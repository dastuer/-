==> flow/design.v <==
module Controller(
			clk,
			reset_n,
			re,
			address,
			clk_DA,
			blank_DA_n,
			sync_DA_n
);
	input            clk         ;
	input            reset_n     ;
	input 			  re			  ; 			 
	output [ 6 : 0 ] address     ;
	output           clk_DA      ;  
	output           blank_DA_n  ;  
	output           sync_DA_n   ;  
	reg    [ 6 : 0 ] address_data;
	reg    [ 6 : 0 ] count;
	reg    [ 6 : 0 ] countt;
	reg				  flag;
	always @( posedge clk or negedge reset_n )
	begin
	if( !reset_n )
	begin
		address_data <= 7'b0000000;
		count <= 7'b0;
		countt <= 7'b1000000;
	end
	else 
	begin 
		if( !re )
		begin
			if ( count == 7'b1111111 )
				count <= 0;	
			count <= count + 1'b1;
			address_data <= count;
			countt <= 7'b1000000;
		end
		else
		begin
			if ( countt == 7'b1111111 )
				countt <= 0;
			countt <= countt + 1'b1;
			address_data <= countt;
			count <= 7'b0;
		end
	end
	end
	assign address    = address_data;
	assign clk_DA     = clk;
	assign blank_DA_n = 1'b1;
	assign sync_DA_n  = 1'b1;
endmodule
module LookUpTable( 
			clk,
			reset_n,
			address,
			dataout
);
	input            clk;
	input            reset_n;
	input  [ 6 : 0 ] address;
	output [ 7 : 0 ] dataout;
	reg    [ 7 : 0 ] LUT     [ 0 : 127 ];
	always @( posedge clk or negedge reset_n )
	begin
		if( !reset_n )
		begin
			LUT[ 0 ]  <= 8'd134;
			LUT[ 1 ]  <= 8'd140;
			LUT[ 2 ]  <= 8'd146;
			LUT[ 3 ]  <= 8'd152;
			LUT[ 4 ]  <= 8'd159;
			LUT[ 5 ]  <= 8'd165;
			LUT[ 6 ]  <= 8'd171;
			LUT[ 7 ]  <= 8'd176;
			LUT[ 8 ]  <= 8'd182;
			LUT[ 9 ]  <= 8'd188;
			LUT[ 10 ]  <= 8'd193;
			LUT[ 11 ]  <= 8'd199;
			LUT[ 12 ]  <= 8'd204;
			LUT[ 13 ]  <= 8'd209;
			LUT[ 14 ]  <= 8'd213;
			LUT[ 15 ]  <= 8'd218;
			LUT[ 16 ]  <= 8'd222;
			LUT[ 17 ]  <= 8'd226;
			LUT[ 18 ]  <= 8'd230;
			LUT[ 19 ]  <= 8'd234;
			LUT[ 20 ]  <= 8'd237;
			LUT[ 21 ]  <= 8'd240;
			LUT[ 22 ]  <= 8'd243;
			LUT[ 23 ]  <= 8'd246;
			LUT[ 24 ]  <= 8'd248;
			LUT[ 25 ]  <= 8'd250;
			LUT[ 26 ]  <= 8'd252;
			LUT[ 27 ]  <= 8'd253;
			LUT[ 28 ]  <= 8'd254;
			LUT[ 29 ]  <= 8'd255;
			LUT[ 30 ]  <= 8'd255;
			LUT[ 31 ]  <= 8'd255;
			LUT[ 32 ]  <= 8'd255;
			LUT[ 33 ]  <= 8'd255;
			LUT[ 34 ]  <= 8'd254;
			LUT[ 35 ]  <= 8'd253;
			LUT[ 36 ]  <= 8'd252;
			LUT[ 37 ]  <= 8'd250;
			LUT[ 38 ]  <= 8'd248;
			LUT[ 39 ]  <= 8'd246;
			LUT[ 40 ]  <= 8'd243;
			LUT[ 41 ]  <= 8'd240;
			LUT[ 42 ]  <= 8'd237;
			LUT[ 43 ]  <= 8'd234;
			LUT[ 44 ]  <= 8'd230;
			LUT[ 45 ]  <= 8'd226;
			LUT[ 46 ]  <= 8'd222;
			LUT[ 47 ]  <= 8'd218;
			LUT[ 48 ]  <= 8'd213;
			LUT[ 49 ]  <= 8'd209;
			LUT[ 50 ]  <= 8'd204;
			LUT[ 51 ]  <= 8'd199;
			LUT[ 52 ]  <= 8'd193;
			LUT[ 53 ]  <= 8'd188;
			LUT[ 54 ]  <= 8'd182;
			LUT[ 55 ]  <= 8'd176;
			LUT[ 56 ]  <= 8'd171;
			LUT[ 57 ]  <= 8'd165;
			LUT[ 58 ]  <= 8'd159;
			LUT[ 59 ]  <= 8'd152;
			LUT[ 60 ]  <= 8'd146;
			LUT[ 61 ]  <= 8'd140;
			LUT[ 62 ]  <= 8'd134;
			LUT[ 63 ]  <= 8'd128;
			LUT[ 64 ]  <= 8'd121;
			LUT[ 65 ]  <= 8'd115;
			LUT[ 66 ]  <= 8'd109;
			LUT[ 67 ]  <= 8'd103;
			LUT[ 68 ]  <= 8'd96;
			LUT[ 69 ]  <= 8'd90;
			LUT[ 70 ]  <= 8'd84;
			LUT[ 71 ]  <= 8'd79;
			LUT[ 72 ]  <= 8'd73;
			LUT[ 73 ]  <= 8'd67;
			LUT[ 74 ]  <= 8'd62;
			LUT[ 75 ]  <= 8'd56;
			LUT[ 76 ]  <= 8'd51;
			LUT[ 77 ]  <= 8'd46;
			LUT[ 78 ]  <= 8'd42;
			LUT[ 79 ]  <= 8'd37;
			LUT[ 80 ]  <= 8'd33;
			LUT[ 81 ]  <= 8'd29;
			LUT[ 82 ]  <= 8'd25;
			LUT[ 83 ]  <= 8'd21;
			LUT[ 84 ]  <= 8'd18;
			LUT[ 85 ]  <= 8'd15;
			LUT[ 86 ]  <= 8'd12;
			LUT[ 87 ]  <= 8'd9;
			LUT[ 88 ]  <= 8'd7;
			LUT[ 89 ]  <= 8'd5;
			LUT[ 90 ]  <= 8'd3;
			LUT[ 91 ]  <= 8'd2;
			LUT[ 92 ]  <= 8'd1;
			LUT[ 93 ]  <= 8'd0;
			LUT[ 94 ]  <= 8'd0;
			LUT[ 95 ]  <= 8'd0;
			LUT[ 96 ]  <= 8'd0;
			LUT[ 97 ]  <= 8'd0;
			LUT[ 98 ]  <= 8'd1;
			LUT[ 99 ]  <= 8'd2;
			LUT[ 100 ]  <= 8'd3;
			LUT[ 101 ]  <= 8'd5;
			LUT[ 102 ]  <= 8'd7;
			LUT[ 103 ]  <= 8'd9;
			LUT[ 104 ]  <= 8'd12;
			LUT[ 105 ]  <= 8'd15;
			LUT[ 106 ]  <= 8'd18;
			LUT[ 107 ]  <= 8'd21;
			LUT[ 108 ]  <= 8'd25;
			LUT[ 109 ]  <= 8'd29;
			LUT[ 110 ]  <= 8'd33;
			LUT[ 111 ]  <= 8'd37;
			LUT[ 112 ]  <= 8'd42;
			LUT[ 113 ]  <= 8'd46;
			LUT[ 114 ]  <= 8'd51;
			LUT[ 115 ]  <= 8'd56;
			LUT[ 116 ]  <= 8'd62;
			LUT[ 117 ]  <= 8'd67;
			LUT[ 118 ]  <= 8'd73;
			LUT[ 119 ]  <= 8'd79;
			LUT[ 120 ]  <= 8'd84;
			LUT[ 121 ]  <= 8'd90;
			LUT[ 122 ]  <= 8'd96;
			LUT[ 123 ]  <= 8'd103;
			LUT[ 124 ]  <= 8'd109;
			LUT[ 125 ]  <= 8'd115;
			LUT[ 126 ]  <= 8'd121;
			LUT[ 127 ]  <= 8'd127;
		end
	end
	assign dataout = LUT[ address ];
endmodule
module Carrier_Generator(
			clk,
			reset_n,
			clk_DA,
			blank_DA_n,
			sync_DA_n,
			dataout
);
	input            clk       ;
	input            reset_n   ;
	output           clk_DA    ;  
	output           blank_DA_n;  
	output           sync_DA_n ;  
	output [ 7 : 0 ] dataout   ;
	wire   [ 4 : 0 ] address   ;
	Controller  CONTROLLER  (
			.clk       ( clk ),
			.reset_n   ( reset_n ),
			.address   ( address ),
			.clk_DA    ( clk_DA ),
			.blank_DA_n( blank_DA_n ),
			.sync_DA_n ( sync_DA_n )
	);
	LookUpTable LOOKUPTABLE (
			.clk       ( clk ),
			.reset_n   ( reset_n ),
			.address   ( address ),
			.dataout   ( dataout )
	);
endmodule
* Tool chain data of Carrier_Generator
Tool output for the design above, in the order of the flow.
Lines are those of the file above, counted from 1.
Operators carry their Yosys type and port widths (W data, S select, Z words).
Library cell names are shortened.
Not given: -
- Top module :: Carrier_Generator
- Clock input :: clk
- Cell library :: sky130hd
- Timing corner :: tt_025C_1v80

* Word level
Source: Yosys, flattened and elaborated. Widths are those after wreduce; folded enables and synchronous resets count as part of the registers. Registers that Yosys merges into a memory's read port (data or address) are not register bits. Print and check cells do not count. Equal cells are merged and count once.
- Flip-flop bits (word level) :: 19
- Input port bits :: 2
- Output and inout port bits :: 11
- Word-level cells :: 42
- $add $sub $neg :: 2
- Equality and inequality tests :: 31
- Muxes and demuxes :: 4
- Reduce/logical cells :: 2
** Operator list (number)
- $pmux W8 S30 :: 1
- $eq A5 B5 Y1 const B :: 16
- $eq A5 B4 Y1 const B :: 8
- $eq A5 B3 Y1 const B :: 4
- $add A7 B1 Y7 const B :: 2
- $mux W7 :: 2
- $eq A5 B2 Y1 const B :: 2
- $logic_not A7 Y1 :: 1
- $eq A5 B1 Y1 const B :: 1
- $mux W5 :: 1
- $reduce_or A3 Y1 :: 1

* Logic depth
Depth = most cells in a row (Yosys ltp): at word level without a register or memory, in the mapped netlist without a sequential cell, where the memories' decode and read muxes count.
- Word-level depth :: 3
- ABC_AREA :: 0
- Depth in mapped cells :: 6
- Depth with buffers taken out :: 4

* Mapped cells and area
Yosys stat after the flow's synthesis: flattened, memories mapped to cells. It holds for the ABC_AREA given above (unset counts as 0); a run with the other value may have another netlist.
The area totals of this step are shown rounded.
- Standard cells after synthesis :: 76
- Mapped area :: 703 µm²
- Area of sequential cells :: 250 µm²
- Mapped flip-flops :: 10
- Buffer cells :: 11
** Cell types
- dfrtp_1 :: number 10, area in all 250.24 µm²
- buf_4 :: number 7, area in all 52.55 µm²
- mux2i_1 :: number 4, area in all 40.038 µm²
- a21oi_1 :: number 5, area in all 25.024 µm²
- nand2_1 :: number 5, area in all 18.768 µm²
- o21ai_2 :: number 2, area in all 17.517 µm²
- xnor2_1 :: number 2, area in all 17.517 µm²
- xor2_1 :: number 2, area in all 17.517 µm²
- a221oi_2 :: number 1, area in all 15.014 µm²
- buf_2 :: number 3, area in all 15.014 µm²
- inv_1 :: number 4, area in all 15.014 µm²
- nand3_1 :: number 3, area in all 15.014 µm²
- o21ai_0 :: number 3, area in all 15.014 µm²
- nand2b_4 :: number 1, area in all 13.763 µm²
- ha_1 :: number 1, area in all 12.512 µm²
- nor2b_1 :: number 2, area in all 12.512 µm²
- buf_6 :: number 1, area in all 11.261 µm²
- nor2_1 :: number 3, area in all 11.261 µm²
Not listed: further types 17, cells in them 17.
The figures by module come from a second, unflattened synthesis with its own total; it is not the netlist above.
- Cell total of the unflattened synthesis :: 398
- Area (unflattened synthesis) :: 3100 µm²
Rows give one instance, submodules left out.
** Modules
- LookUpTable :: times used 1, cells 319, area 2210 µm²
- Controller :: times used 1, cells 78, area 888 µm²
- Carrier_Generator :: times used 1, cells 1, area 3.8 µm²

Hand-over note for Carrier_Generator

Stored flow runs of Carrier_Generator (2 of them; Yosys, OpenROAD, sky130hd). They differ in their settings and are not a sequence. Constraints: input delay and output delay 20% of the set period each, output load 0.01 pF.
The measured numbers are rounded.

* Record 1
** Files
==> flow/run.sh <==
#!/bin/bash
# the make line also repeats the synthesis and layout settings of config.mk as NAME=value (left out here)
make -C /OpenROAD-flow-scripts/flow DESIGN_CONFIG=/design/flow/config.mk WORK_HOME=/design/flow/orfs CLKGATE_MAP_FILE= finish
==> flow/config.mk <==
export PLATFORM = sky130hd
export DESIGN_NAME = Carrier_Generator
export DESIGN_NICKNAME = Carrier_Generator
export VERILOG_FILES = /design/flow/design.v
export SDC_FILE = /design/flow/constraint.sdc
export NUM_CORES = 4
export LEC_CHECK = 0
export CAP_MARGIN = 20
export CELL_PAD_IN_SITES_DETAIL_PLACEMENT = 1
export CORE_MARGIN = 2
export CORE_UTILIZATION = 50
export CTS_CLUSTER_DIAMETER = 158
export MIN_ROUTING_LAYER = met1
export PLACE_DENSITY_LB_ADDON = 0.01
export SLEW_MARGIN = 25
==> flow/constraint.sdc <==
create_clock -name core_clock -period 1.13 [get_ports {clk}]
set_input_delay 0.2260 -clock core_clock [delete_from_list [all_inputs] [get_ports {clk}]]
set_output_delay 0.2260 -clock core_clock [all_outputs]
set_load 0.01 [all_outputs]
** Results
Did not finish, clock tree synthesis stopped with DPL-0033.

* Record 2
** Files
==> flow/run.sh <==
#!/bin/bash
# the make line also repeats the synthesis and layout settings of config.mk as NAME=value (left out here)
make -C /OpenROAD-flow-scripts/flow DESIGN_CONFIG=/design/flow/config.mk WORK_HOME=/design/flow/orfs CLKGATE_MAP_FILE= finish
==> flow/config.mk <==
export PLATFORM = sky130hd
export DESIGN_NAME = Carrier_Generator
export DESIGN_NICKNAME = Carrier_Generator
export VERILOG_FILES = /design/flow/design.v
export SDC_FILE = /design/flow/constraint.sdc
export NUM_CORES = 4
export LEC_CHECK = 0
export ABC_AREA = 0
export CAP_MARGIN = 25
export CORE_MARGIN = 2
export CORE_UTILIZATION = 30
export CTS_CLUSTER_SIZE = 67
export GPL_ROUTABILITY_DRIVEN = 0
export MAX_ROUTING_LAYER = met5
export PLACE_DENSITY_LB_ADDON = 0.12
export SETUP_SLACK_MARGIN = 0.5
export SLEW_MARGIN = 0
export TNS_END_PERCENT = 85
==> flow/constraint.sdc <==
create_clock -name core_clock -period 1.92 [get_ports {clk}]
set_input_delay 0.3840 -clock core_clock [delete_from_list [all_inputs] [get_ports {clk}]]
set_output_delay 0.3840 -clock core_clock [all_outputs]
set_load 0.01 [all_outputs]
** Results
- Area of the standard cells in the finished layout :: 1,040 µm²
- Cell area after synthesis :: 703 µm²
- Setup slack of the worst path :: -0.147 ns
- Die footprint :: 2,750 µm²

End of note.
